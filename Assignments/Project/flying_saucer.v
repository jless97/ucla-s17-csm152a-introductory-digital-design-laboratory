==> flow/design.v <==
`timescale 1ns / 1ps
module flying_saucer(
	input wire clk,
	input wire rst,
	input wire restart,
	input wire [1:0] mode,
	input wire [9:0] xCoord,
	input wire [9:0] yCoord,
	input wire [10:0] spaceship_laser_xCoord,
	input wire [10:0] spaceship_laser_yCoord,
	output wire [7:0] rgb,
	output wire is_flying_saucer,
	output wire [10:0] current_xCoord,
	output wire [10:0] current_yCoord
    );
   parameter LEFT_EDGE = 11'd0;
   parameter RIGHT_EDGE = 11'd640;
   parameter TOP_EDGE = 11'd0;
   parameter BOTTOM_EDGE = 11'd480;
	reg [7:0] set_color;
	parameter COLOR_FLYING_SAUCER = 8'b10100111;
	parameter COLOR_FLYING_SAUCER_BLACK = 8'b00000000;
	parameter FLYING_SAUCER_HEIGHT = 11'd16;
	parameter FLYING_SAUCER_LENGTH = 11'd40;
	parameter FLYING_SAUCER_TOP = 11'd74;
	parameter FLYING_SAUCER_BOTTOM = 11'd88;
	parameter FLYING_SAUCER_INITIAL_X = -11'd50;
	parameter FLYING_SAUCER_Y = 11'd80;
	parameter LASER_HEIGHT = 11'd10;
	parameter LASER_LENGTH = 11'd3;
   parameter MOVE_LEFT  = 11'd1;
	parameter MOVE_RIGHT = 11'd1;
	parameter MOVE_UP = 11'd1;
	reg [10:0] flying_saucer_wait_timer;
	reg [10:0] flying_saucer_counter;
	reg flying_saucer_move_left;
	reg [10:0] flying_saucer_coord;
	initial begin
		flying_saucer_coord = FLYING_SAUCER_INITIAL_X;
		flying_saucer_wait_timer = 11'd0;
		flying_saucer_move_left = 1;
		flying_saucer_counter = 0;
	end
	wire clk_frame = (xCoord == 0 && yCoord == 0);
	always @ (posedge clk) begin
		if (rst || mode == 0 || mode == 1 || restart) begin
			flying_saucer_coord = FLYING_SAUCER_INITIAL_X;
			flying_saucer_wait_timer = 11'd0;
			flying_saucer_move_left = 1;
			flying_saucer_counter = 0;
		end
		if (clk_frame && mode == 2) begin
			if (flying_saucer_move_left) begin
				if (flying_saucer_coord == -50) begin
					flying_saucer_move_left = 0;
				end
				if (flying_saucer_counter == 2) begin
					flying_saucer_coord = flying_saucer_coord - MOVE_LEFT;
					flying_saucer_counter = 0;
				end
				else begin
					flying_saucer_counter = flying_saucer_counter + 1;
				end
			end
			if ((spaceship_laser_yCoord <= FLYING_SAUCER_Y + FLYING_SAUCER_HEIGHT / 2 + MOVE_UP &&
				  spaceship_laser_xCoord >= flying_saucer_coord - FLYING_SAUCER_LENGTH / 2 &&
				  spaceship_laser_xCoord <= flying_saucer_coord + FLYING_SAUCER_LENGTH / 2)
			    ) begin
				 flying_saucer_coord = FLYING_SAUCER_INITIAL_X;
				 flying_saucer_move_left = 1;
				 flying_saucer_wait_timer = 11'd0;
			end
			if (!flying_saucer_move_left) begin
				flying_saucer_wait_timer = flying_saucer_wait_timer + 11'b1;
				if (flying_saucer_wait_timer == 11'd25) begin
					flying_saucer_move_left = 1;
					flying_saucer_coord = FLYING_SAUCER_INITIAL_X;
					flying_saucer_wait_timer = 11'd0;
				end
			end
			if (xCoord >= 0 && xCoord < 640 && yCoord >= 0 && yCoord < 480) begin
				if (yCoord >= FLYING_SAUCER_TOP && yCoord <= FLYING_SAUCER_BOTTOM &&
					 xCoord >= flying_saucer_coord - FLYING_SAUCER_LENGTH / 2 && xCoord <= flying_saucer_coord + FLYING_SAUCER_LENGTH / 2
					) begin
					set_color <= COLOR_FLYING_SAUCER;
				end
			end
		end
	 end 
	 assign current_xCoord = flying_saucer_coord;
	 assign current_yCoord = FLYING_SAUCER_Y;
	 assign rgb = set_color;
	 assign is_flying_saucer = (yCoord >= FLYING_SAUCER_TOP && yCoord <= FLYING_SAUCER_BOTTOM &&
										 xCoord >= flying_saucer_coord - FLYING_SAUCER_LENGTH / 2 && xCoord <= flying_saucer_coord + FLYING_SAUCER_LENGTH / 2
										);
endmodule 
# Reports on flying_saucer
# Tool output for the design above, in the order of the flow.
# Line numbers count from 1 in the design file above.
# Operators carry their Yosys type and port widths (W data, S select, Z words).
# Library cell names are shortened.
# A cell with -- has no value.
dict set report inputs {
  top_module {flying_saucer}
  clock {clk}
  cell_library {sky130hd}
  lib_corner {tt_025C_1v80}
}

# Word level
# Yosys after proc, flatten, opt, wreduce and memory -nomap, before mapping. Enables and synchronous resets that opt folds into registers are not counted as muxes. Memory bits, and registers merged into a memory's read port (data or address), are not among the register bits. Print and check cells are not counted. Equal cells are merged and count once.
dict set report bits {
  regBits 34
}
dict set report classes {
  n_eq 4
  add_sub_neg 7
  n_reduce_logical 13
  compare 7
  n_mux 25
}
# operator count
set ops {}
lappend ops {{$mux W11} 18}
lappend ops {{$ge A10 B32 Y1} 1}
lappend ops {{$ge A11 B32 Y1} 1}
lappend ops {{$add A11 B5 Y12 const B} 2}
lappend ops {{$sub A11 B5 Y12 const B} 2}
lappend ops {{$add A11 B1 Y11 const B} 2}
lappend ops {{$logic_not A10 Y1} 2}
lappend ops {{$le A10 B12 Y1} 1}
lappend ops {{$le A11 B12 Y1} 1}
lappend ops {{$sub A11 B1 Y11 const B} 1}
lappend ops {{$eq A11 B2 Y1 const B} 1}
lappend ops {{$eq A11 B5 Y1 const B} 1}
lappend ops {{$le A11 B7 Y1 const B} 1}
lappend ops {{$ge A10 B7 Y1 const B} 1}
lappend ops {{$le A10 B7 Y1 const B} 1}
lappend ops {{$logic_and A1 B1 Y1} 7}
lappend ops {{$mux W1} 7}
lappend ops {{$logic_or A1 B1 Y1} 3}
lappend ops {{$eq A2 B1 Y1 const B} 1}
lappend ops {{$eq A2 B2 Y1 const B} 1}
lappend ops {{$logic_not A2 Y1} 1}

# Depth
# Yosys ltp: most cells in a row. Word level: on the elaborated netlist, between registers, memories and ports. Mapped: between sequential cells and ports; inverters and the memories' decode and read muxes count.
dict set report depth {
  depth_word 20
  ABC_AREA 1
  ltp_mapped 44
}

# Mapped cells and area
# Yosys stat after the flow's synthesis: flattened, memories mapped to cells. It holds for the ABC_AREA given above (unset counts as 0); a run with the other value may have another netlist.
dict set report mapped {
  ffs 34
  seqArea_um2 680.7
  area_um2 4473.0
  stdcells 719
}
# cell count type_area_um2
set by_type {}
lappend by_type {dfxtp_1 34 680.653}
lappend by_type {nand2_1 156 585.562}
lappend by_type {ha_1 44 550.528}
lappend by_type {inv_1 104 390.374}
lappend by_type {nor2_1 78 292.781}
lappend by_type {nand3_1 48 240.23}
lappend by_type {xor2_1 21 183.926}
lappend by_type {o21ai_0 34 170.163}
lappend by_type {nand4_1 27 168.912}
lappend by_type {buf_4 20 150.144}
lappend by_type {a21oi_1 29 145.139}
lappend by_type {nor2_4 10 112.608}
lappend by_type {nand3_2 8 80.077}
lappend by_type {nand2_2 10 62.56}
lappend by_type {nor4_1 8 50.048}
lappend by_type {o21bai_1 6 45.043}
lappend by_type {nor3_1 8 40.038}
lappend by_type {inv_2 10 37.536}
# Other cell types: 31; their cells: 64.

# Timing after synthesis
# Path of least setup slack by OpenSTA after synthesis, without wires, with an ideal clock, recovery checks aside; 20% of the period is set as input and as output delay. Where synthesis merged equal registers, the netlist keeps one of their names.
dict set report synth_timing {
  path_kind {input to register}
  startpoint {input restart}
  endpoint {register flying_saucer_coord[4]}
  in_delay_ps 1616
  path_delay_ps 5042
  arrival_ps 6545
  driving_pins 42
  t_required_ps 7967
  path_slack_ps 1422
  clock_period_ps 8080
  synth_period_reached_ps 6658
}
# "path_delay_ps" = arrival - input delay + setup time.
# "driving_pins": output pins that drive a net of the path, with the launching flip-flop's if there is one; two outputs of one cell count as two.
# "synth_period_reached_ps" = period - worst setup slack (recovery checks aside). The figure is calculated, with input and output delays left at 20% of the set period.
# Between the ends stands the longest chain of elaborated cells between them, by number of cells; it is not shown to be the way that was timed. Of several equally long chains one is given.
# Each line given opens the expression or statement behind the cell; cells for indexed reads and writes are added by Yosys, which also makes memories of some case tables.
# At most two assigning lines are given for a register; there are more.
dict set report synth_via {
  cell_sequence {inv_2 nand3_4 buf_2 buf_1 nor2_1 ha_1 o21ai_2 nor2_4 nand3_1 nand2_1 nand2_1 ha_1 or2_2 nand3_1 nand2_1 ha_1 nand2_1 nor2_1 (+6 left out) nand2_2 nand2_4 buf_4 clkbuf_1 nand2_1 inv_1 ha_1 inv_1 nand3_1 nand2_1 nor2_1 nand2_1 nor2_1 nand3_1 nor2_1 nand4_1 nand3_1 nand2_1}
  elab_chain_len 17
  cone_cells 27
}
# item line_no
set synth_lines {}
lappend synth_lines {{start: declaration} 5} ;# input wire restart,
lappend synth_lines {{$logic_or A1 B1 Y1} 46} ;# if (rst || mode == 0 || mode == 1 || restart) begin
lappend synth_lines {{$mux W11} 46}
lappend synth_lines {{$sub A11 B1 Y11} 58} ;# flying_saucer_coord = flying_saucer_coord - MOVE_LEFT;
lappend synth_lines {{$mux W11} 57} ;# if (flying_saucer_counter == 2) begin
lappend synth_lines {{$mux W11} 53} ;# if (flying_saucer_move_left) begin
lappend synth_lines {{$mux W11} 52} ;# if (clk_frame && mode == 2) begin
lappend synth_lines {{$sub A11 B5 Y12} 66} ;# spaceship_laser_xCoord >= flying_saucer_coord - FLYING_SAUCER_LENGTH / 2 &&
lappend synth_lines {{(+3 left out)} --}
lappend synth_lines {{$mux W11} 65} ;# if ((spaceship_laser_yCoord <= FLYING_SAUCER_Y + FLYING_SAUCER_HEIGHT / 2 + MOVE_UP &&
lappend synth_lines {{$mux W11} 52}
lappend synth_lines {{$add A11 B1 Y11} 74} ;# flying_saucer_wait_timer = flying_saucer_wait_timer + 11'b1;
lappend synth_lines {{$eq A11 B5 Y1} 75} ;# if (flying_saucer_wait_timer == 11'd25) begin
lappend synth_lines {{$mux W11} 75}
lappend synth_lines {{$mux W11} 73} ;# if (!flying_saucer_move_left) begin
lappend synth_lines {{$mux W11} 52}
lappend synth_lines {{end: assignment} 47} ;# flying_saucer_coord = FLYING_SAUCER_INITIAL_X;
lappend synth_lines {{end: assignment} 58}
lappend synth_lines {{end: declaration} 37} ;# reg [10:0] flying_saucer_coord;

# Path in the finished layout
# From the final timing report of flow run 1: the path of least setup slack in the routed layout; clock arrival at registers is part of the times.
# The report prints the path's times to 10 ps; the period is as set.
dict set report layout_timing {
  path_kind {input to register}
  startpoint {input mode[1]}
  endpoint {register flying_saucer_coord[5]}
  driving_pins 38
  t_required_ps 8170
  clock_period_ps 7990
  path_slack_ps 800
  arrival_ps 7360
  in_delay_ps 1600
}
# Between the ends stands the longest chain of elaborated cells between them, by number of cells; it is not shown to be the way that was timed. Of several equally long chains one is given.
# At most two assigning lines are given for a register; there are more.
dict set report layout_via {
  cell_sequence {clkdlybuf4s50_1 nand3_4 nor2_1 ha_1 o21ai_2 nor2_4 nand3_1 nand2_1 nand2_1 ha_1 or2_2 nand3_1 nand2_1 ha_1 nand2_1 nor2_1 nand2_1 o211ai_1 (+2 left out) a21oi_1 nor2_1 nand2_2 nand2_4 inv_2 nor2_1 ha_1 inv_1 nand3_1 nand2_1 nor2_1 nand2_1 nor2_1 nand3_1 nor2_1 nand4_1 nand3_1 nand2_1}
  elab_chain_len 20
  cone_cells 33
}
# item line_no
set layout_lines {}
lappend layout_lines {{start: declaration} 6} ;# input wire [1:0] mode,
lappend layout_lines {{$logic_not A2 Y1} 46} ;# if (rst || mode == 0 || mode == 1 || restart) begin
lappend layout_lines {{$logic_or A1 B1 Y1 (3 in a row)} 46}
lappend layout_lines {{$mux W11} 46}
lappend layout_lines {{$sub A11 B1 Y11} 58} ;# flying_saucer_coord = flying_saucer_coord - MOVE_LEFT;
lappend layout_lines {{$mux W11} 57} ;# if (flying_saucer_counter == 2) begin
lappend layout_lines {{$mux W11} 53} ;# if (flying_saucer_move_left) begin
lappend layout_lines {{$mux W11} 52} ;# if (clk_frame && mode == 2) begin
lappend layout_lines {{(+4 left out)} --}
lappend layout_lines {{$mux W11} 65} ;# if ((spaceship_laser_yCoord <= FLYING_SAUCER_Y + FLYING_SAUCER_HEIGHT / 2 + MOVE_UP &&
lappend layout_lines {{$mux W11} 52}
lappend layout_lines {{$add A11 B1 Y11} 74} ;# flying_saucer_wait_timer = flying_saucer_wait_timer + 11'b1;
lappend layout_lines {{$eq A11 B5 Y1} 75} ;# if (flying_saucer_wait_timer == 11'd25) begin
lappend layout_lines {{$mux W11} 75}
lappend layout_lines {{$mux W11} 73} ;# if (!flying_saucer_move_left) begin
lappend layout_lines {{$mux W11} 52}
lappend layout_lines {{end: assignment} 47} ;# flying_saucer_coord = FLYING_SAUCER_INITIAL_X;
lappend layout_lines {{end: assignment} 58}
lappend layout_lines {{end: declaration} 37} ;# reg [10:0] flying_saucer_coord;

## Implementation results

Module flying_saucer, platform sky130hd: 2 stored runs of the flow (Yosys, OpenROAD) with differing settings, in no particular order. Input and output delays are each 20% of the period that was set; the output load is 0.01 pF.
"period_reached_ps" is the run's clock period less its worst setup slack. It is reckoned from that one timing run; input and output delays stay at 20% of the period that was set.
By "worst_setup_path_time_ps" is meant the share of the clock period that the worst setup path is allowed (20% is reserved at inputs, 20% at outputs), minus its slack. Clock arrival times at its registers enter into it.
"design_power_uw" is the tool's figure for a default switching activity; nothing was simulated.
"worst_setup_path_time_ps" is known to 10 ps.

# flow run 1
==> flow/run.sh <==
#!/bin/bash
# the make line also repeats the synthesis and layout settings of config.mk as NAME=value (left out here)
make -C /OpenROAD-flow-scripts/flow DESIGN_CONFIG=/design/flow/config.mk WORK_HOME=/design/flow/orfs CLKGATE_MAP_FILE= finish
==> flow/config.mk <==
export PLATFORM = sky130hd
export DESIGN_NAME = flying_saucer
export DESIGN_NICKNAME = flying_saucer
export VERILOG_FILES = /design/flow/design.v
export SDC_FILE = /design/flow/constraint.sdc
export NUM_CORES = 4
export LEC_CHECK = 0
export ABC_AREA = 1
export CAP_MARGIN = 40
export CORE_ASPECT_RATIO = 1.01
export CORE_MARGIN = 2
export CORE_UTILIZATION = 46
export CTS_CLUSTER_DIAMETER = 394
export CTS_CLUSTER_SIZE = 79
export GPL_TIMING_DRIVEN = 1
export MIN_ROUTING_LAYER = met1
export PLACE_DENSITY = 0.65
export SLEW_MARGIN = 0
==> flow/constraint.sdc <==
create_clock -name core_clock -period 7.99 [get_ports {clk}]
set_input_delay 1.5980 -clock core_clock [delete_from_list [all_inputs] [get_ports {clk}]]
set_output_delay 1.5980 -clock core_clock [all_outputs]
set_load 0.01 [all_outputs]

==> flow run 1: results <==
worst_hold_slack_ps=484
final_setup_ws_ps=802
yosys.chip_area_um2=4473.0
final_util_pct=54.9
worst_setup_path_time_ps=5590
worst_setup_path_type="input to register"
period_reached_ps=7188
final_setup_tns_ps=0
design_power_uw=424.5
dieArea_um2=10528.6
final_stdcell_area_um2=5240.0

# flow run 2
==> flow/run.sh <==
#!/bin/bash
# the make line also repeats the synthesis and layout settings of config.mk as NAME=value (left out here)
make -C /OpenROAD-flow-scripts/flow DESIGN_CONFIG=/design/flow/config.mk WORK_HOME=/design/flow/orfs CLKGATE_MAP_FILE= finish
==> flow/config.mk <==
export PLATFORM = sky130hd
export DESIGN_NAME = flying_saucer
export DESIGN_NICKNAME = flying_saucer
export VERILOG_FILES = /design/flow/design.v
export SDC_FILE = /design/flow/constraint.sdc
export NUM_CORES = 4
export LEC_CHECK = 0
export ABC_AREA = 1
export CAP_MARGIN = 20
export CELL_PAD_IN_SITES_DETAIL_PLACEMENT = 0
export CORE_ASPECT_RATIO = 0.56
export CORE_MARGIN = 2
export CORE_UTILIZATION = 35
export GPL_TIMING_DRIVEN = 1
export MIN_ROUTING_LAYER = met2
export PLACE_DENSITY_LB_ADDON = 0.17
export SLEW_MARGIN = 30
export TNS_END_PERCENT = 10
==> flow/constraint.sdc <==
create_clock -name core_clock -period 14.5 [get_ports {clk}]
set_input_delay 2.9000 -clock core_clock [delete_from_list [all_inputs] [get_ports {clk}]]
set_output_delay 2.9000 -clock core_clock [all_outputs]
set_load 0.01 [all_outputs]

==> flow run 2: results <==
worst_setup_path_time_ps=7060
worst_setup_path_type="input to register"
dieArea_um2=13739.2
period_reached_ps=9958
final_setup_ws_ps=4542
final_stdcell_area_um2=5310.1
design_power_uw=278.3
final_util_pct=43.3
final_setup_tns_ps=0
worst_hold_slack_ps=485
yosys.chip_area_um2=4473.0
